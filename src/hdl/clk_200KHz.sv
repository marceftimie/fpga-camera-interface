==> flow/design.v <==
`timescale 1ns / 1ps
`default_nettype none
module clk_200KHz (
    input wire clk_i,
    output logic clk_o
);
    logic [8:0] clk_count;
    initial begin
        clk_count = 0;
        clk_o = 0;
    end
    always_ff @(posedge clk_i) begin
        if (clk_count == 249) begin
            clk_o <= ~clk_o;
            clk_count <= 0;
        end else clk_count <= clk_count + 1;
    end
endmodule
=== Tool chain data of clk_200KHz ===
The steps from the RTL of clk_200KHz to its reports follow in flow order.
Line numbers count from 1 in the design file above.
Operators: Yosys type, input widths -> output width; for muxes data width and select width s.
Cell names lack the library's common part.
The mark n/a stands for no value.

* Top module: clk_200KHz
* Clock port: clk_i
* Cell library: sky130hd
* Timing corner: tt_025C_1v80

=== After elaboration ===
Source: Yosys, flattened and elaborated, memories not mapped. Widths are those after wreduce; folded enables and synchronous resets count as part of the registers. Registers that Yosys merges into a memory's read port (data or address) are not register bits. Print and check cells do not count. Equal cells are merged and count once.

* Register bits: 10
* Input bits: 1
* Output and inout bits: 1
* Word-level cells: 5

* $add $sub $neg: 1
* Equal/unequal tests: 1
* Bitwise logic cells: 1

{| class="wikitable"
|+ Operators with widths
! cell !! count
|-
| $add 9x1->9 const B || 1
|-
| $eq 9x8->1 const B || 1
|-
| $not 1->1 || 1
|}

=== Logic depth ===
Longest topological path by Yosys (ltp), each cell counted once; first at word level (registers and memories cut), then after technology mapping (sequential cells cut; the memories' decode and read muxes count).

* Depth in word-level cells: 1
* ABC_AREA: 0
* Gate-level depth with buffers: 6
* Mapped depth without buffers: 5

=== Netlist ===
Source: synth_stat.txt of the flow (Yosys; design flattened, memories mapped). It holds for the ABC_AREA given above (unset counts as 0); a run with the other value may have another netlist.
The area totals of this step are shown rounded.

{| class="wikitable"
|+ Cells by type
! cell !! count !! total area (um^2)
|-
| dfxtp_1 || 9 || 180.173
|-
| edfxtp_1 || 1 || 30.029
|-
| nand4bb_4 || 1 || 27.526
|-
| ha_1 || 2 || 25.024
|-
| nor2_1 || 6 || 22.522
|-
| nand3_4 || 1 || 17.517
|-
| xnor2_1 || 2 || 17.517
|-
| xor2_1 || 2 || 17.517
|-
| nand3_1 || 3 || 15.014
|-
| nor2b_4 || 1 || 13.763
|-
| or3_1 || 2 || 12.512
|-
| and4_4 || 1 || 11.261
|-
| buf_6 || 1 || 11.261
|-
| inv_1 || 3 || 11.261
|-
| nand2_1 || 3 || 11.261
|-
| a21bo_2 || 1 || 10.01
|-
| a41oi_1 || 1 || 8.758
|-
| buf_4 || 1 || 7.507
|}

Not listed: further types 5, cells in them 5.

* Standard cells after synthesis: 46
* Chip area (Yosys): 0.00048 mm^2
* Sequential area: 0.00021 mm^2
* Flip-flops: 10
* Buffer cells: 2

=== Path before layout ===
OpenSTA on the mapped netlist: ideal clock, no wires. The path of least setup slack (recovery checks aside). Input and output delay are each 20% of the period. Register names are those of the netlist, which keeps one name where synthesis merged equal registers.

* Kind: register to register
* Start: reg clk_count[0]
* End: reg clk_o
* Period: 1.29 ns
* Library setup time: 0.290 ns
* Time at the first pin: 0.000 ns
* Data arrival time: 1.002 ns
* Required time: 1.000 ns
* Path slack: -0.002 ns
* Path delay: 1.292 ns
* Stages: 5
* Path buffers: 1
* Period reached after synthesis: 1.292 ns

"path delay" = arrival - input delay + setup time.
"stages" counts driving pins, that of a launching flip-flop among them; a cell with two outputs on the path counts twice.
"period reached after synthesis" is the clock period less the worst setup slack; recovery checks do not enter. This is arithmetic on one report: input and output delays are still those of the set period (20% each).
Between the ends stands the longest chain of elaborated cells between them, by number of cells; it is not shown to be the way that was timed. Of several equally long chains one is given.
Each line given opens the expression or statement behind the cell; cells for indexed reads and writes are added by Yosys, which also makes memories of some case tables.

* Path through: dfxtp_1 > ha_1 > nand4bb_4 > nor2b_4 > buf_6
* Length of the longest elaborated chain: 1
* Elaborated cells on any way between the ends: 1
* RTL lines with such cells: 1
* Those cells by class: eq/ne (1)

{| class="wikitable"
|+ RTL lines, path post-synthesis
! what !! line !! RTL
|-
| start: declaration || 7 || <nowiki>logic [8:0] clk_count;</nowiki>
|-
| start: assignment || 15 || <nowiki>clk_count <= 0;</nowiki>
|-
| start: assignment || 16 || <nowiki>end else clk_count <= clk_count + 1;</nowiki>
|-
| $eq 9x8->1 || 13 || <nowiki>if (clk_count == 249) begin</nowiki>
|-
| end: assignment || 14 || <nowiki>clk_o <= ~clk_o;</nowiki>
|-
| end: declaration || 5 || <nowiki>output logic clk_o</nowiki>
|}

=== Worst path after layout ===
From the final timing report of run B: the path of least setup slack in the routed layout; clock arrival at registers is part of the times.

* Kind: register to register
* Start: reg clk_count[1]
* End: reg clk_o
* Period: 1.45 ns
* Library setup time: 0.30 ns
* Time at the first pin: 0.28 ns
* Data arrival time: 1.28 ns
* Required time: 1.42 ns
* Path slack: 0.14 ns
* Stages: 5
* Path buffers: 0

Between the ends stands the longest chain of elaborated cells between them, by number of cells; it is not shown to be the way that was timed. Of several equally long chains one is given.

* Path through: dfxtp_1 > inv_1 > ha_1 > nand4bb_4 > nor2b_4
* Length of the longest elaborated chain: 1
* Elaborated cells on any way between the ends: 1
* RTL lines with such cells: 1
* Those cells by class: eq/ne (1)

{| class="wikitable"
|+ RTL lines, path after layout
! what !! line !! RTL
|-
| start: declaration || 7 || <nowiki>logic [8:0] clk_count;</nowiki>
|-
| start: assignment || 15 || <nowiki>clk_count <= 0;</nowiki>
|-
| start: assignment || 16 || <nowiki>end else clk_count <= clk_count + 1;</nowiki>
|-
| $eq 9x8->1 || 13 || <nowiki>if (clk_count == 249) begin</nowiki>
|-
| end: assignment || 14 || <nowiki>clk_o <= ~clk_o;</nowiki>
|-
| end: declaration || 5 || <nowiki>output logic clk_o</nowiki>
|}

==> runs of clk_200KHz <==
2 stored runs of clk_200KHz in the flow (synthesis by Yosys, layout by OpenROAD, sky130hd cells), in arbitrary order. Constraints: input delay and output delay 20% of the set period each, output load 0.01 pF.
"achieved period" is the run's clock period less its worst setup slack. It is reckoned from that one timing run; input and output delays stay at 20% of the period that was set.
"time on the worst setup path" is the time allowed to the run's worst setup path (the clock period less input and output delay, where it has them) less its slack. Clock arrival times count: a late capture clock shortens it, a late launch clock lengthens it.
"total power after layout": no workload was simulated; the value follows from the tool's default switching activity.
The measured numbers are rounded.

=== Run A ===
{| class="wikitable"
! Setting !! Value
|-
| period_ns || 0.842
|-
| CORE_UTILIZATION || 66
|-
| SETUP_SLACK_MARGIN || 0.17
|-
| PLACE_DENSITY_LB_ADDON || 0.06
|-
| CORE_ASPECT_RATIO || 0.83
|-
| CELL_PAD_IN_SITES_GLOBAL_PLACEMENT || 2
|-
| TNS_END_PERCENT || 55
|-
| ABC_AREA || 0
|-
| GPL_ROUTABILITY_DRIVEN || 1
|-
| CTS_CLUSTER_DIAMETER || 237
|-
| MAX_ROUTING_LAYER || met4
|-
| CAP_MARGIN || 20
|-
| CORE_MARGIN || 2
|-
| SLEW_MARGIN || 20
|}
No results, floorplanning failed with PDN-0185.

=== Run B ===
{| class="wikitable"
! Setting !! Value
|-
| period_ns || 1.45
|-
| CORE_UTILIZATION || 15
|-
| CAP_MARGIN || 20
|-
| CORE_MARGIN || 2
|-
| SLEW_MARGIN || 20
|-
! Result !! Value
|-
| Time on the worst setup path || 1.31 ns
|-
| Class of the worst setup path || register to register
|-
| Total power after layout || 0.54 mW
|-
| Std-cell area (final layout) || 0.00057 mm^2
|-
| Worst hold slack after layout || 0.50 ns
|-
| Setup slack of the critical path || 0.14 ns
|-
| Final setup TNS || 0.000 ns
|-
| Overall die area || 0.0037 mm^2
|-
| Achieved period || 1.307 ns
|-
| Final design utilization || 0.19
|-
| Mapped cell area after synthesis || 0.00048 mm^2
|}
